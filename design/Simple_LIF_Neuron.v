==> flow/design.v <==
module LIF_Neuron (
    input clk,
    input reset,
    input [7:0] input_current,
    output reg spike
);
    reg [7:0] membrane_potential;
    parameter THRESHOLD = 8'd128;       
    parameter LEAK = 8'd1;              
    parameter REFRACTORY_CYCLES = 3;    
    reg [2:0] refractory_counter;
    wire in_refractory = (refractory_counter != 0);
    always @(posedge clk or posedge reset) begin
        if (reset) begin
            membrane_potential <= 8'd0;
            spike <= 1'b0;
            refractory_counter <= 3'd0;
        end else begin
            if (in_refractory) begin
                spike <= 1'b0;
                refractory_counter <= refractory_counter - 1;
            end else if (membrane_potential >= THRESHOLD) begin
                spike <= 1'b1;
                membrane_potential <= 8'd0;
                refractory_counter <= REFRACTORY_CYCLES;
            end else begin
                spike <= 1'b0;
                if (membrane_potential > LEAK)
                    membrane_potential <= membrane_potential - LEAK + input_current;
                else
                    membrane_potential <= input_current;
            end
        end
    end
endmodule
* Tool chain data of LIF_Neuron
What the tools print for LIF_Neuron, step after step.
Lines are those of the file above, counted from 1.
A cell with - has no value.
- Top :: LIF_Neuron
- Clock input :: clk
- Cell library :: sky130hd
- Timing corner :: tt_025C_1v80

* After elaboration
Counts by Yosys on the flattened word-level netlist (proc, flatten, opt, wreduce; memories kept). Register bits leave out memories and registers merged into their read ports (data or address). Print and check cells are left out. Cells with the same type and inputs are merged into one.
- Output and inout port bits :: 1
- Cells after elaboration :: 16
- Bits in registers :: 12
- Order comparisons :: 2
- Muxes and demuxes :: 6
- $add $sub $neg :: 3
- Reductions and logical operators :: 2
** Operators with widths (number)
- 8-bit 2-to-1 mux :: 2
- 8-bit by 1-bit subtractor with 8-bit output with constant B :: 1
- 8-bit by 1-bit > comparator with 1-bit output with constant B :: 1
- 8-bit adder :: 1
- 8-bit greater-or-equal comparator with constant B :: 1
- 3-bit 2-to-1 mux :: 2
- 3-bit by 1-bit subtractor with 3-bit output with constant B :: 1
- 3-bit nonzero test :: 1
- 2-bit nonzero test :: 1
- 1-bit 2-to-1 mux :: 2

* Logic depth
Longest topological path by Yosys (ltp), each cell counted once; first at word level (registers and memories cut), then after technology mapping (sequential cells cut; the memories' decode and read muxes count).
- Depth after elaboration :: 4
- ABC_AREA :: 0
- Mapped depth :: 10
- Mapped depth without buffers :: 10

* After synthesis
Yosys stat after the flow's synthesis: flattened, memories mapped to cells. It holds for the ABC_AREA given above (unset counts as 0); a run with the other value may have another netlist.
Totals and module areas in this step are rounded.
- Flip-flop cells :: 12
- Chip area (Yosys) :: 0.00101 mm^2
- Cell count :: 119
- Area of sequential cells :: 0.0003003 mm^2
** Cells by type (number)
- sky130_fd_sc_hd__dfrtp_1 :: 12
- sky130_fd_sc_hd__ha_1 :: 15
- sky130_fd_sc_hd__inv_1 :: 30
- sky130_fd_sc_hd__a22o_1 :: 4
- sky130_fd_sc_hd__nand2_1 :: 9
- sky130_fd_sc_hd__mux2i_1 :: 3
- sky130_fd_sc_hd__xor2_1 :: 3
- sky130_fd_sc_hd__a21oi_1 :: 5
- sky130_fd_sc_hd__o21ai_1 :: 5
- sky130_fd_sc_hd__nor2_1 :: 6
- sky130_fd_sc_hd__fa_1 :: 1
- sky130_fd_sc_hd__o21ai_0 :: 4
- sky130_fd_sc_hd__a21o_1 :: 2
- sky130_fd_sc_hd__a211oi_2 :: 1
- sky130_fd_sc_hd__nand2b_1 :: 2
- sky130_fd_sc_hd__nor4_2 :: 1
- sky130_fd_sc_hd__o31ai_2 :: 1
- sky130_fd_sc_hd__and4_4 :: 1
Not listed: further types 13, cells in them 14.

* Worst setup path after synthesis
Path of least setup slack by OpenSTA after synthesis, without wires, with an ideal clock, recovery checks aside; 20% of the period is set as input and as output delay. Where synthesis merged equal registers, the netlist keeps one of their names.
- Path kind :: input to register
- Start :: input port input_current[1]
- End :: register membrane_potential[5]
- Setup time :: 121 ps
- Stages on the path :: 10
- External input delay :: 726 ps
- Time at the first pin :: 726 ps
- Data arrival time :: 2430 ps
- Buffers on the path :: 0
- Path delay :: 1825 ps
- Period :: 3630 ps
- Slack :: 1079 ps
- Synthesis period reached :: 2551 ps
"path delay" = arrival - input delay + setup time.
"stages on the path" counts driving pins, that of a launching flip-flop among them; a cell with two outputs on the path counts twice.
"synthesis period reached" is the clock period less the worst setup slack; recovery checks do not enter. This is arithmetic on one report: input and output delays are still those of the set period (20% each).
Between the ends stands the longest chain of elaborated cells between them, by number of cells; it is not shown to be the way that was timed. Of several equally long chains one is given.
A line is the first line of the expression or statement that the cell stems from. Yosys adds cells for indexed reads and writes and turns some case tables into memories.
At most two assigning lines are given for a register; there are more.
- Cell sequence :: sky130_fd_sc_hd__inv_1 -> sky130_fd_sc_hd__ha_1 -> sky130_fd_sc_hd__inv_1 -> sky130_fd_sc_hd__ha_1 -> sky130_fd_sc_hd__fa_1 -> sky130_fd_sc_hd__a21o_2 -> sky130_fd_sc_hd__a21oi_1 -> sky130_fd_sc_hd__xor2_1 -> sky130_fd_sc_hd__o21ai_1 -> sky130_fd_sc_hd__a22o_1
- Cells in the longest elaborated chain :: 3
- Elaborated cells on any way between the ends :: 3
- Classes of those cells :: add/sub: 1; mux: 2
** Ends and longest elaborated chain, post-synthesis
- start: declaration :: line 4 : input [7:0] input_current,
- 8-bit adder :: line 29 : membrane_potential <= membrane_potential - LEAK + input_current;
- 8-bit 2-to-1 mux :: line 28 : if (membrane_potential > LEAK)
- 8-bit 2-to-1 mux :: line 22 : end else if (membrane_potential >= THRESHOLD) begin
- end: assignment :: line 29
- end: assignment :: line 31 : membrane_potential <= input_current;
- end: declaration :: line 7 : reg [7:0] membrane_potential;

* Path in the finished layout
Path of least setup slack in the final report of run 1 (OpenROAD, finished layout, wires in). Where an end is a register, its clock arrival counts in the times.
The path's times are printed in steps of 10 ps; the period is the one set.
- Path kind :: input to register
- Start :: input port input_current[1]
- End :: register membrane_potential[5]
- Buffers on the path :: 1
- Time at the first pin :: 720 ps
- Period :: 3600 ps
- Data arrival time :: 3120 ps
- External input delay :: 720 ps
- Setup time :: 110 ps
- Stages on the path :: 11
- Slack :: 650 ps
Between the ends stands the longest chain of elaborated cells between them, by number of cells; it is not shown to be the way that was timed. Of several equally long chains one is given.
At most two assigning lines are given for a register; there are more.
- Cell sequence :: sky130_fd_sc_hd__clkdlybuf4s50_1 -> sky130_fd_sc_hd__inv_1 -> sky130_fd_sc_hd__ha_1 -> sky130_fd_sc_hd__inv_1 -> sky130_fd_sc_hd__ha_1 -> sky130_fd_sc_hd__fa_1 -> sky130_fd_sc_hd__a21o_2 -> sky130_fd_sc_hd__a21oi_1 -> sky130_fd_sc_hd__xor2_1 -> sky130_fd_sc_hd__o21ai_1 -> sky130_fd_sc_hd__a22o_1
- Cells in the longest elaborated chain :: 3
- Elaborated cells on any way between the ends :: 3
- Classes of those cells :: add/sub: 1; mux: 2
** Ends and longest elaborated chain, post-layout
- start: declaration :: line 4 : input [7:0] input_current,
- 8-bit adder :: line 29 : membrane_potential <= membrane_potential - LEAK + input_current;
- 8-bit 2-to-1 mux :: line 28 : if (membrane_potential > LEAK)
- 8-bit 2-to-1 mux :: line 22 : end else if (membrane_potential >= THRESHOLD) begin
- end: assignment :: line 29
- end: assignment :: line 31 : membrane_potential <= input_current;
- end: declaration :: line 7 : reg [7:0] membrane_potential;

FLOW RESULTS
============

2 stored runs of LIF_Neuron in the flow (synthesis by Yosys, layout by OpenROAD, sky130hd cells), in arbitrary order. Constraints: input delay and output delay 20% of the set period each, output load 0.01 pF.
"clock period achieved": clock period set for the run, less the worst setup slack. It is reckoned from that one timing run; input and output delays stay at 20% of the period that was set.
"worst setup path time" means the part of the period allowed to the worst setup path (the constraints hold back 20% at inputs and 20% at outputs) less its slack; where the path has registers, the arrival times of their clocks count too.
"power": no workload was simulated; the value follows from the tool's default switching activity.
"worst setup path time" is given in steps of 10 ps.
Measured values are rounded.

* Run 1
** Files
==> flow/run.sh <==
#!/bin/bash
# the make line also repeats the synthesis and layout settings of config.mk as NAME=value (left out here)
make -C /OpenROAD-flow-scripts/flow DESIGN_CONFIG=/design/flow/config.mk WORK_HOME=/design/flow/orfs CLKGATE_MAP_FILE= finish
==> flow/config.mk <==
export PLATFORM = sky130hd
export DESIGN_NAME = LIF_Neuron
export DESIGN_NICKNAME = LIF_Neuron
export VERILOG_FILES = /design/flow/design.v
export SDC_FILE = /design/flow/constraint.sdc
export NUM_CORES = 4
export LEC_CHECK = 0
export CAP_MARGIN = 20
export CELL_PAD_IN_SITES_DETAIL_PLACEMENT = 1
export CORE_ASPECT_RATIO = 1.78
export CORE_MARGIN = 2
export CORE_UTILIZATION = 54
export CTS_CLUSTER_DIAMETER = 269
export CTS_CLUSTER_SIZE = 69
export HOLD_SLACK_MARGIN = 0.09
export MAX_ROUTING_LAYER = met4
export SETUP_SLACK_MARGIN = -0.05
export SLEW_MARGIN = 20
export TNS_END_PERCENT = 25
==> flow/constraint.sdc <==
create_clock -name core_clock -period 3.6 [get_ports {clk}]
set_input_delay 0.7200 -clock core_clock [delete_from_list [all_inputs] [get_ports {clk}]]
set_output_delay 0.7200 -clock core_clock [all_outputs]
set_load 0.01 [all_outputs]
** Results
- Worst setup path time :: 2230 ps
- Worst setup path type :: input to register
- Post-route utilization :: 0.665
- Area of the standard cells in the finished layout :: 0.001149 mm^2
- Post-route setup TNS :: 0 ps
- Lowest setup slack :: 648 ps
- Clock period achieved :: 2952 ps
- Power :: 0.9544 mW
- Overall die area :: 0.002246 mm^2
- Synthesis area :: 0.00101 mm^2

* Run 2
** Files
==> flow/run.sh <==
#!/bin/bash
# the make line also repeats the synthesis and layout settings of config.mk as NAME=value (left out here)
make -C /OpenROAD-flow-scripts/flow DESIGN_CONFIG=/design/flow/config.mk WORK_HOME=/design/flow/orfs CLKGATE_MAP_FILE= finish
==> flow/config.mk <==
export PLATFORM = sky130hd
export DESIGN_NAME = LIF_Neuron
export DESIGN_NICKNAME = LIF_Neuron
export VERILOG_FILES = /design/flow/design.v
export SDC_FILE = /design/flow/constraint.sdc
export NUM_CORES = 4
export LEC_CHECK = 0
export CAP_MARGIN = 20
export CORE_MARGIN = 10
export CORE_UTILIZATION = 50
export MAX_ROUTING_LAYER = met4
export MIN_ROUTING_LAYER = met1
export PLACE_DENSITY_LB_ADDON = 0.07
export SETUP_SLACK_MARGIN = -0.03
export SLEW_MARGIN = 20
export TNS_END_PERCENT = 65
==> flow/constraint.sdc <==
create_clock -name core_clock -period 1.52 [get_ports {clk}]
set_input_delay 0.3040 -clock core_clock [delete_from_list [all_inputs] [get_ports {clk}]]
set_output_delay 0.3040 -clock core_clock [all_outputs]
set_load 0.01 [all_outputs]
** Results
- Worst setup path time :: 2150 ps
- Worst setup path type :: register to register
- Post-route utilization :: 0.765
- Area of the standard cells in the finished layout :: 0.001485 mm^2
- Post-route setup TNS :: -2873 ps
- Lowest setup slack :: -626 ps
- Clock period achieved :: 2146 ps
- Power :: 3.007 mW
- Overall die area :: 0.004217 mm^2
- Synthesis area :: 0.00101 mm^2
