==> flow/design.v <==
module weight_rom (
    input wire [2:0] addr,          
    output reg [2:0] w1, w2, w3     
);
    always @(*) begin
        case (addr)
            3'd0: begin w1 = 3'd2; w2 = 3'd3; w3 = 3'd1; end
            3'd1: begin w1 = 3'd4; w2 = 3'd0; w3 = 3'd5; end
            3'd2: begin w1 = 3'd6; w2 = 3'd1; w3 = 3'd2; end
            3'd3: begin w1 = 3'd7; w2 = 3'd2; w3 = 3'd0; end
            3'd4: begin w1 = 3'd1; w2 = 3'd6; w3 = 3'd3; end
            3'd5: begin w1 = 3'd3; w2 = 3'd5; w3 = 3'd2; end
            3'd6: begin w1 = 3'd0; w2 = 3'd1; w3 = 3'd7; end
            3'd7: begin w1 = 3'd2; w2 = 3'd2; w3 = 3'd2; end
            default: begin w1 = 3'd0; w2 = 3'd0; w3 = 3'd0; end
        endcase
    end
endmodule
module spike_neuron (
    input wire clk,                        
    input wire neuron_input1,             
    input wire neuron_input2,
    input wire neuron_input3,
    input wire [2:0] wght_1i,             
    input wire [2:0] wght_2i,
    input wire [2:0] wght_3i,
    output reg neuron_out                 
);
    parameter V_REST = 6;                 
    parameter V_LEAK = 1;                 
    parameter K_SYN = 1;                  
    parameter V_THRESH = 14;             
    reg [4:0] V_i;                        
    initial begin
        V_i = V_REST;
        neuron_out = 0;
    end
    always @(posedge clk) begin
        neuron_out <= 0;  
        V_i <= V_i + K_SYN * (wght_1i * neuron_input1 + 
                              wght_2i * neuron_input2 + 
                              wght_3i * neuron_input3) - V_LEAK;
        if (V_i >= V_THRESH) begin
            V_i <= V_REST;       
            neuron_out <= 1;     
        end else if (V_i < V_REST) begin
            V_i <= V_REST;       
        end
    end
endmodule
module spiking_network (
    input wire clk,
    input wire [2:0] weight_addr1,       
    input wire [2:0] weight_addr2,       
    input wire neuron_1, neuron_2, neuron_3,  
    output wire neuron_7, neuron_8       
);
    wire [2:0] w1_layer1, w2_layer1, w3_layer1;
    wire [2:0] w1_layer2, w2_layer2, w3_layer2;
    weight_rom rom_layer1 (
        .addr(weight_addr1),
        .w1(w1_layer1), .w2(w2_layer1), .w3(w3_layer1)
    );
    weight_rom rom_layer2 (
        .addr(weight_addr2),
        .w1(w1_layer2), .w2(w2_layer2), .w3(w3_layer2)
    );
    wire neuron_4, neuron_5, neuron_6;
    spike_neuron neuron4 (
        .clk(clk),
        .neuron_input1(neuron_1),
        .neuron_input2(neuron_2),
        .neuron_input3(neuron_3),
        .wght_1i(w1_layer1),
        .wght_2i(w2_layer1),
        .wght_3i(w3_layer1),
        .neuron_out(neuron_4)
    );
    spike_neuron neuron5 (
        .clk(clk),
        .neuron_input1(neuron_1),
        .neuron_input2(neuron_2),
        .neuron_input3(neuron_3),
        .wght_1i(w2_layer1),
        .wght_2i(w3_layer1),
        .wght_3i(w1_layer1),
        .neuron_out(neuron_5)
    );
    spike_neuron neuron6 (
        .clk(clk),
        .neuron_input1(neuron_1),
        .neuron_input2(neuron_2),
        .neuron_input3(neuron_3),
        .wght_1i(w3_layer1),
        .wght_2i(w1_layer1),
        .wght_3i(w2_layer1),
        .neuron_out(neuron_6)
    );
    spike_neuron neuron7 (
        .clk(clk),
        .neuron_input1(neuron_4),
        .neuron_input2(neuron_5),
        .neuron_input3(neuron_6),
        .wght_1i(w1_layer2),
        .wght_2i(w2_layer2),
        .wght_3i(w3_layer2),
        .neuron_out(neuron_7)
    );
    spike_neuron neuron8 (
        .clk(clk),
        .neuron_input1(neuron_4),
        .neuron_input2(neuron_5),
        .neuron_input3(neuron_6),
        .wght_1i(w2_layer2),
        .wght_2i(w3_layer2),
        .wght_3i(w1_layer2),
        .neuron_out(neuron_8)
    );
endmodule
==> Reports on spiking_network <==
Tool output for the design above, in the order of the flow.
Lines are those of the file above, counted from 1.
Operators carry their Yosys type and port widths (W data, S select, Z words).
Cell names lack the library's common part.
{ "setup": {"top_module": "spiking_network", "clock": "clk", "cell_library": "sky130hd", "pvt_corner": "tt_025C_1v80"} }

==> Word level <==
Source: Yosys, flattened and elaborated, memories not mapped. Widths are those after wreduce. Registers that Yosys merges into a memory's read port (data or address) are not register bits. Print and check cells do not count. Equal cells are merged and count once.
Yosys's memory passes give these memory sizes; they may raise the number of words (mostly to a power of two), join words into wider ones and drop unused or constant bits.
{ "bits": {"register_bits": 30, "latch_bits": 0, "ram_bits": 0, "mem_bits_ro": 144, "clocked_rd_ports_x_width": 0, "n_memories": 2, "in_bits": 10} }
{ "classes": {"n_addsub": 20, "multipliers": 15, "div_mod_pow": 0, "cmp": 10, "eq_ne": 0, "shifts": 0, "n_mux": 5, "bitwise": 0, "n_reduce_logical": 5} }
{ "memory_table": {"columns": ["memory", "words", "width", "read_ports", "write_ports", "line", "rtl"], "rows": [
  ["(no name shown)", 8, 9, 1, 0, 6, "case (addr)"],
  ["(no name shown)", 8, 9, 1, 0, 6, null]
]} }
{ "op_table": {"columns": ["cell", "n"], "rows": [
  ["$add A5 B5 Y5", 15],
  ["$mul A3 B1 Y4", 15],
  ["$sub A5 B1 Y5 const B", 5],
  ["$lt A5 B3 Y1 const B", 5],
  ["$ge A5 B4 Y1 const B", 5],
  ["$reduce_or A2 Y1", 5],
  ["$mux W1", 5]
]} }

==> Longest topological paths <==
Depth = most cells in a row (Yosys ltp): at word level without a register or memory, in the mapped netlist without a sequential cell, where the memories' decode and read muxes count.
{ "logic_depth": {"ltp_word": 5, "ABC_AREA": 0, "ltp_mapped": 16} }

==> Netlist <==
Yosys stat after the flow's synthesis: flattened, memories mapped to cells. It holds for the ABC_AREA given above (unset counts as 0); a run with the other value may have another netlist.
{ "types": {"columns": ["cell_type", "n"], "rows": [
  ["ha_1", 52],
  ["dfxtp_1", 30],
  ["fa_1", 30],
  ["inv_1", 88],
  ["nand2_1", 33],
  ["xnor3_1", 5],
  ["mux2i_1", 7],
  ["nor2_1", 18],
  ["or2_2", 10],
  ["and2_1", 8],
  ["nand3_1", 10],
  ["mux2_2", 4],
  ["a21oi_2", 5],
  ["o21ai_0", 8],
  ["a21o_1", 5],
  ["o21bai_1", 5],
  ["nand2b_1", 5],
  ["nor2b_1", 5]
]} }
Not listed: further types 8, cells in them 19.
{ "synth_totals": {"cells": 347, "synth_area_um2": 3110.5, "seq_area_um2": 600.6, "flip_flops": 30, "buf_cells": 4} }
The figures by module come from a second, unflattened synthesis with its own total; it is not the netlist above.
{ "hier_totals": {"cells_unflattened": 328, "area_unflattened_um2": 3019.1} }
Each row is one instance without its submodules.
{ "modules": {"columns": ["module", "n_inst", "n_cells", "area_um2", "mod_seq_area_um2"], "rows": [
  ["spike_neuron", 5, 58, 541.8, 120.1],
  ["weight_rom", 2, 19, 155.1, 0.0],
  ["spiking_network", 1, 0, 0.0, 0.0]
]} }

==> Worst setup path after synthesis <==
OpenSTA on the mapped netlist: ideal clock, no wires. The path of least setup slack (recovery checks aside). Input and output delay are each 20% of the period. Register names are those of the netlist, which keeps one name where synthesis merged equal registers.
{ "synth_timing": {"path_type": "input-to-reg", "start": "input port weight_addr2[1]", "end": "register neuron8.V_i[2]", "clock_period_ps": 6590, "input_delay_ps": 1318, "setup_ps": 123, "t_arrival_ps": 4125, "setup_slack_ps": 2342, "path_delay_ps": 2930, "driving_pins": 12, "path_buffers": 0, "synth_period_reached_ps": 4248} }
"path_delay_ps" is the arrival time less input delay plus setup time.
"driving_pins" counts driving pins, that of a launching flip-flop among them; a cell with two outputs on the path counts twice.
"synth_period_reached_ps" = period - worst setup slack (recovery checks aside). The figure is calculated, with input and output delays left at 20% of the set period.
Between the ends stands the longest chain of elaborated cells between them, by number of cells; it is not shown to be the way that was timed. Of several equally long chains one is given.
Each line given opens the expression or statement behind the cell; cells for indexed reads and writes are added by Yosys, which also makes memories of some case tables.
The chain passes a memory read, where the word-level depth is cut; so it can be longer than that depth.
A register here has more assigning lines than the two given.
{ "synth_via": {"path_cell_list": "inv_1 -> ha_1 -> nand2b_1 -> ha_1 -> fa_1 -> fa_1 -> inv_1 -> ha_1 -> inv_1 -> fa_1 -> inv_1 -> or2_2", "elab_chain_cells": 6} }
{ "synth_lines": {"columns": ["element", "line", "rtl"], "rows": [
  ["start: declaration", 54, "input wire [2:0] weight_addr2,"],
  ["$mem_v2 Z8 W9", 6, "case (addr)"],
  ["$mul A3 B1 Y4", 40, "V_i <= V_i + K_SYN * (wght_1i * neuron_input1 +"],
  ["$add A5 B5 Y5 (3 in a row)", 40, null],
  ["$sub A5 B1 Y5", 40, null],
  ["end: assignment", 40, null],
  ["end: assignment", 44, "V_i <= V_REST;"],
  ["end: declaration", 33, "reg [4:0] V_i;"]
]} }

==> Timing after layout <==
From the final timing report of flow run A: the path of least setup slack in the routed layout; clock arrival at registers is part of the times.
The path's times are printed in steps of 10 ps; the period is the one set.
{ "layout_timing": {"path_type": "input-to-reg", "start": "input port weight_addr1[0]", "end": "register neuron5.V_i[2]", "clock_period_ps": 3810, "input_delay_ps": 760, "setup_ps": 110, "t_arrival_ps": 3860, "setup_slack_ps": 120, "driving_pins": 12, "path_buffers": 2} }
Between the ends stands the longest chain of elaborated cells between them, by number of cells; it is not shown to be the way that was timed. Of several equally long chains one is given.
The chain passes a memory read, where the word-level depth is cut; so it can be longer than that depth.
A register here has more assigning lines than the two given.
{ "layout_via": {"path_cell_list": "dlygate4sd2_1 -> buf_6 -> ha_1 -> mux2i_2 -> nand2_1 -> ha_4 -> fa_1 -> fa_1 -> inv_1 -> ha_2 -> fa_1 -> or2_2", "elab_chain_cells": 6} }
{ "layout_lines": {"columns": ["element", "line", "rtl"], "rows": [
  ["start: declaration", 53, "input wire [2:0] weight_addr1,"],
  ["$mem_v2 Z8 W9", 6, "case (addr)"],
  ["$mul A3 B1 Y4", 40, "V_i <= V_i + K_SYN * (wght_1i * neuron_input1 +"],
  ["$add A5 B5 Y5 (3 in a row)", 40, null],
  ["$sub A5 B1 Y5", 40, null],
  ["end: assignment", 40, null],
  ["end: assignment", 44, "V_i <= V_REST;"],
  ["end: declaration", 33, "reg [4:0] V_i;"]
]} }

Record of 2 stored runs of the RTL-to-layout flow on spiking_network, platform sky130hd. The runs are unordered. Constraints: input delay and output delay 20% of the set period each, output load 0.01 pF.
"period_reached_ps" = clock period - worst setup slack. The figure is calculated, with input and output delays left at 20% of the set period.
"worst_setup_path_time_ps" is the time allowed to the run's worst setup path (the clock period less input and output delay, where it has them) less its slack. Clock arrival times count: a late capture clock shortens it, a late launch clock lengthens it.
"power_mw" is the tool's figure for a default switching activity; nothing was simulated.
"worst_setup_path_time_ps" is known to 10 ps.

Flow run A
==> flow/run.sh <==
#!/bin/bash
# the make line also repeats the synthesis and layout settings of config.mk as NAME=value (left out here)
make -C /OpenROAD-flow-scripts/flow DESIGN_CONFIG=/design/flow/config.mk WORK_HOME=/design/flow/orfs CLKGATE_MAP_FILE= finish
==> flow/config.mk <==
export PLATFORM = sky130hd
export DESIGN_NAME = spiking_network
export DESIGN_NICKNAME = spiking_network
export VERILOG_FILES = /design/flow/design.v
export SDC_FILE = /design/flow/constraint.sdc
export NUM_CORES = 4
export LEC_CHECK = 0
export CAP_MARGIN = 20
export CORE_MARGIN = 2
export CORE_UTILIZATION = 40
export SLEW_MARGIN = 20
==> flow/constraint.sdc <==
create_clock -name core_clock -period 3.81 [get_ports {clk}]
set_input_delay 0.7620 -clock core_clock [delete_from_list [all_inputs] [get_ports {clk}]]
set_output_delay 0.7620 -clock core_clock [all_outputs]
set_load 0.01 [all_outputs]

==> results of flow run A, as JSON <==
{
  "post_route_stdcell_area_um2": 3758.6,
  "yosys.chip_area_um2": 3110.5,
  "finish.utilization_pct": 49.1,
  "design.die.area_um2": 8497.1,
  "period_reached_ps": 3692,
  "fin_tns_ps": 0,
  "worst_setup_slack_ps": 118,
  "hold_ws_ps": 510,
  "power_mw": 2.909,
  "worst_setup_path_time_ps": 2930,
  "critical_path_kind": "input-to-reg"
}

Flow run B
==> flow/run.sh <==
#!/bin/bash
# the make line also repeats the synthesis and layout settings of config.mk as NAME=value (left out here)
make -C /OpenROAD-flow-scripts/flow DESIGN_CONFIG=/design/flow/config.mk WORK_HOME=/design/flow/orfs CLKGATE_MAP_FILE= finish
==> flow/config.mk <==
export PLATFORM = sky130hd
export DESIGN_NAME = spiking_network
export DESIGN_NICKNAME = spiking_network
export VERILOG_FILES = /design/flow/design.v
export SDC_FILE = /design/flow/constraint.sdc
export NUM_CORES = 4
export LEC_CHECK = 0
export ABC_AREA = 0
export CAP_MARGIN = 20
export CORE_ASPECT_RATIO = 1.69
export CORE_MARGIN = 10
export CORE_UTILIZATION = 23
export GPL_TIMING_DRIVEN = 0
export MIN_ROUTING_LAYER = met1
export PLACE_DENSITY_LB_ADDON = 0.29
export SETUP_SLACK_MARGIN = -0.07
export SLEW_MARGIN = 15
==> flow/constraint.sdc <==
create_clock -name core_clock -period 2.28 [get_ports {clk}]
set_input_delay 0.4560 -clock core_clock [delete_from_list [all_inputs] [get_ports {clk}]]
set_output_delay 0.4560 -clock core_clock [all_outputs]
set_load 0.01 [all_outputs]

==> results of flow run B, as JSON <==
{
  "post_route_stdcell_area_um2": 4337.9,
  "power_mw": 5.867,
  "worst_setup_slack_ps": -931,
  "fin_tns_ps": -13395,
  "finish.utilization_pct": 32.5,
  "worst_setup_path_time_ps": 2760,
  "critical_path_kind": "input-to-reg",
  "hold_ws_ps": 502,
  "design.die.area_um2": 18736.5,
  "period_reached_ps": 3211,
  "yosys.chip_area_um2": 3110.5
}
