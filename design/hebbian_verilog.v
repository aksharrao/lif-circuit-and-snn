==> flow/design.v <==
module online_hebbian (
    input clk,
    input reset,
    input x0, x1, x2,                   
    output reg spike_out,               
    output reg [7:0] w0, w1, w2         
);
    parameter V_thresh = 10'd100;       
    parameter V_reset  = 10'd0;         
    parameter leak     = 10'd2;         
    parameter eta      = 8'd1;          
    parameter decay_shift = 3;          
    parameter MAX_WEIGHT = 8'd255;      
    reg [9:0] V;  
    wire [9:0] weighted_input0 = x0 ? {2'b00, w0} : 10'd0;  
    wire [9:0] weighted_input1 = x1 ? {2'b00, w1} : 10'd0;  
    wire [9:0] weighted_input2 = x2 ? {2'b00, w2} : 10'd0;  
    wire hebbian_condition0 = x0 & spike_out;
    wire hebbian_condition1 = x1 & spike_out;
    wire hebbian_condition2 = x2 & spike_out;
    wire [7:0] decay_value0 = w0 >> decay_shift;
    wire [7:0] decay_value1 = w1 >> decay_shift;
    wire [7:0] decay_value2 = w2 >> decay_shift;
    reg [8:0] w0_add, w1_add, w2_add;   
    reg [8:0] w0_new, w1_new, w2_new;   
    always @(posedge clk or posedge reset) begin
        if (reset) begin
            V <= V_reset;       
            spike_out <= 1'b0;  
        end else begin
            if (spike_out) begin
                V <= V_reset;
            end else begin
                V <= V - leak + weighted_input0 + weighted_input1 + weighted_input2;
            end
            spike_out <= (V >= V_thresh) ? 1'b1 : 1'b0;
        end
    end
    always @(posedge clk or posedge reset) begin
        if (reset) begin
            w0 <= 8'd10;
            w1 <= 8'd10;
            w2 <= 8'd10;
        end else begin
            w0_add = hebbian_condition0 ? (w0 + eta) : w0;
            w1_add = hebbian_condition1 ? (w1 + eta) : w1;
            w2_add = hebbian_condition2 ? (w2 + eta) : w2;
            w0_new = (w0_add > decay_value0) ? (w0_add - decay_value0) : 9'd0;  
            w1_new = (w1_add > decay_value1) ? (w1_add - decay_value1) : 9'd0;
            w2_new = (w2_add > decay_value2) ? (w2_add - decay_value2) : 9'd0;
            w0 <= (w0_new > MAX_WEIGHT) ? MAX_WEIGHT : w0_new[7:0];
            w1 <= (w1_new > MAX_WEIGHT) ? MAX_WEIGHT : w1_new[7:0];
            w2 <= (w2_new > MAX_WEIGHT) ? MAX_WEIGHT : w2_new[7:0];
        end
    end
endmodule
# From RTL to reports: online_hebbian
# The steps from the RTL of online_hebbian to its reports follow in flow order.
# Lines are those of the file above, counted from 1.
# A cell with n/a has no value.
# inputs
top	online_hebbian
clk_port	clk
cell_library	sky130hd
pvt_corner	tt_025C_1v80

# After elaboration
# Counts by Yosys on the flattened word-level netlist (proc, flatten, opt, wreduce; memories kept). Register bits leave out memories and registers merged into their read ports (data or address); mux counts leave out enables and synchronous resets folded into registers. Print and check cells are left out. Cells with the same type and inputs are merged into one.
# classes
muxes	14
cmp	7
bitwise	3
n_addsub	10
# ops
op	n
9-bit two-way mux	6
8-bit two-way mux	6
10-bit by 8-bit adder with 10-bit output	3
8-bit by 1-bit adder with 9-bit output with constant B	3
9-bit by 5-bit subtractor with 9-bit output	3
9-bit by 5-bit greater-than comparator with 1-bit output	3
9-bit by 8-bit greater-than comparator with 1-bit output with constant B	3
10-bit by 2-bit subtractor with 10-bit output with constant B	1
10-bit by 7-bit >= comparator with 1-bit output with constant B	1
10-bit two-way mux	1
1-bit bitwise AND	3
1-bit two-way mux	1
# word_totals
reg_bits	35
input_bits	5
out_inout_bits	25
word_cells	39

# Depth
# Longest topological path by Yosys (ltp), each cell counted once; first at word level (registers and memories cut), then after technology mapping (sequential cells cut; the memories' decode and read muxes count).
# depth
word_depth	6
ABC_AREA	0
ltp_mapped	15
mapped_depth_nobuf	14

# After synthesis
# Source: synth_stat.txt of the flow (Yosys; design flattened, memories mapped). It holds for the ABC_AREA given above (unset counts as 0); a run with the other value may have another netlist.
# The area totals of this step are shown rounded.
# synth_totals
sequential_area_um2	880
area_um2	3500
cell_count	396
ff_cells	35
buf_cells	7
# by_type
type	n	type_area_um2
sky130_fd_sc_hd__dfrtp_1	29	725.696
sky130_fd_sc_hd__ha_1	37	462.944
sky130_fd_sc_hd__fa_1	19	380.365
sky130_fd_sc_hd__xnor2_1	27	236.477
sky130_fd_sc_hd__inv_1	47	176.419
sky130_fd_sc_hd__a21oi_1	34	170.163
sky130_fd_sc_hd__dfstp_2	6	157.651
sky130_fd_sc_hd__nand2_1	33	123.869
sky130_fd_sc_hd__xor2_1	12	105.101
sky130_fd_sc_hd__nor2_1	25	93.84
sky130_fd_sc_hd__and2_1	14	87.584
sky130_fd_sc_hd__nand3_1	13	65.062
sky130_fd_sc_hd__mux2_2	5	56.304
sky130_fd_sc_hd__a21o_1	6	45.043
sky130_fd_sc_hd__and3_1	7	43.792
sky130_fd_sc_hd__o21ai_0	8	40.038
sky130_fd_sc_hd__o21bai_1	5	37.536
sky130_fd_sc_hd__nand4_1	5	31.28
# Not listed: further types 35, cells in them 64.

# Timing after synthesis
# Path of least setup slack by OpenSTA after synthesis, without wires, with an ideal clock, recovery checks aside; 20% of the period is set as input and as output delay. Where synthesis merged equal registers, the netlist keeps one of their names.
# synth_path
path_kind	input -> register
startpoint	input x0
endpoint	register V[9]
path_delay_ns	3.226
driving_pins	13
t_arrival_ns	4.188
required_ns	5.122
slack_ns	0.934
clock_period_ns	5.2
path_buffers	1
synth_period_reached_ns	4.266
# "path_delay_ns" = arrival - input delay + setup time.
# "driving_pins": output pins that drive a net of the path, with the launching flip-flop's if there is one; two outputs of one cell count as two.
# "synth_period_reached_ns" is the clock period less the worst setup slack; recovery checks do not enter. This is arithmetic on one report: input and output delays are still those of the set period (20% each).
# The rows between start and end are the longest chain of elaborated cells between them; the timing report does not say that the signal goes this way. Where chains are equally long, one stands for them.
# A line is the first line of the expression or statement that the cell stems from. Yosys adds cells for indexed reads and writes and turns some case tables into memories.
# At most two assigning lines are given for a register; there are more.
# synth_between
cell_sequence	sky130_fd_sc_hd__clkbuf_1 sky130_fd_sc_hd__nand2_1 sky130_fd_sc_hd__ha_1 sky130_fd_sc_hd__fa_1 sky130_fd_sc_hd__inv_1 sky130_fd_sc_hd__fa_1 sky130_fd_sc_hd__ha_1 sky130_fd_sc_hd__a21o_1 sky130_fd_sc_hd__a21oi_1 sky130_fd_sc_hd__o21bai_1 sky130_fd_sc_hd__a2111oi_0 sky130_fd_sc_hd__o21ai_0 sky130_fd_sc_hd__a21oi_1
elab_chain_cells	5
# synth_lines
element	line_no	rtl
start: declaration	4	input x0, x1, x2,
8-bit two-way mux	15	wire [9:0] weighted_input0 = x0 ? {2'b00, w0} : 10'd0;
10-bit by 8-bit adder with 10-bit output x3	34	V <= V - leak + weighted_input0 + weighted_input1 + weighted_input2;
10-bit two-way mux	31	if (spike_out) begin
end: assignment	28	V <= V_reset;
end: assignment	32	V <= V_reset;
end: declaration	14	reg [9:0] V;

# Worst path after layout
# Path of least setup slack in the final report of entry A (OpenROAD, finished layout, wires in). Where an end is a register, its clock arrival counts in the times.
# layout_path
path_kind	input -> register
startpoint	input x0
endpoint	register V[8]
clock_period_ns	3.24
t_arrival_ns	3.49
required_ns	3.42
driving_pins	15
path_buffers	3
slack_ns	-0.06
# The rows between start and end are the longest chain of elaborated cells between them; the timing report does not say that the signal goes this way. Where chains are equally long, one stands for them.
# At most two assigning lines are given for a register; there are more.
# layout_between
cell_sequence	sky130_fd_sc_hd__buf_6 sky130_fd_sc_hd__buf_6 sky130_fd_sc_hd__nand2_4 sky130_fd_sc_hd__ha_4 sky130_fd_sc_hd__fa_1 sky130_fd_sc_hd__inv_2 sky130_fd_sc_hd__fa_1 sky130_fd_sc_hd__buf_4 sky130_fd_sc_hd__fa_2 sky130_fd_sc_hd__a21o_1 sky130_fd_sc_hd__a21oi_2 sky130_fd_sc_hd__o21bai_1 sky130_fd_sc_hd__a21oi_1 sky130_fd_sc_hd__xor2_1 sky130_fd_sc_hd__nor2_1
elab_chain_cells	5
# layout_lines
element	line_no	rtl
start: declaration	4	input x0, x1, x2,
8-bit two-way mux	15	wire [9:0] weighted_input0 = x0 ? {2'b00, w0} : 10'd0;
10-bit by 8-bit adder with 10-bit output x3	34	V <= V - leak + weighted_input0 + weighted_input1 + weighted_input2;
10-bit two-way mux	31	if (spike_out) begin
end: assignment	28	V <= V_reset;
end: assignment	32	V <= V_reset;
end: declaration	14	reg [9:0] V;

# Settings and measured results of 2 stored flow runs for module online_hebbian (sky130hd), not sorted in any way. The constraints put input and output delay at 20% of the set period each and load the outputs with 0.01 pF.
# "timing.worst_path_ns" = time allowed to the worst setup path (clock period - input delay - output delay, where it has them) - its slack; a late launch clock adds to it, a late capture clock takes from it.
# The results are shown rounded.
# Settings: - = not set for that run.
run name	period_ns	CAP_MARGIN	CORE_MARGIN	CORE_UTILIZATION	SLEW_MARGIN	PLACE_DENSITY_LB_ADDON	CELL_PAD_IN_SITES_GLOBAL_PLACEMENT	CELL_PAD_IN_SITES_DETAIL_PLACEMENT	ABC_AREA	GPL_TIMING_DRIVEN	GPL_ROUTABILITY_DRIVEN	CTS_CLUSTER_SIZE	MAX_ROUTING_LAYER	timing.worst_path_ns	critical_path_type	final_die_area_um2	fin_util_pct	synthesis_area_um2	worstSetupSlack_ns	stdcell_area_um2
entry A	3.24	20	2	40	20	-	-	-	-	-	-	-	-	2.66	input -> register	9600	54	3500	-0.065	4700
entry B	4.83	25	2	19	20	0.09	1	1	1	1	1	98	met5	3.23	input -> register	21000	23	3700	0.63	4400
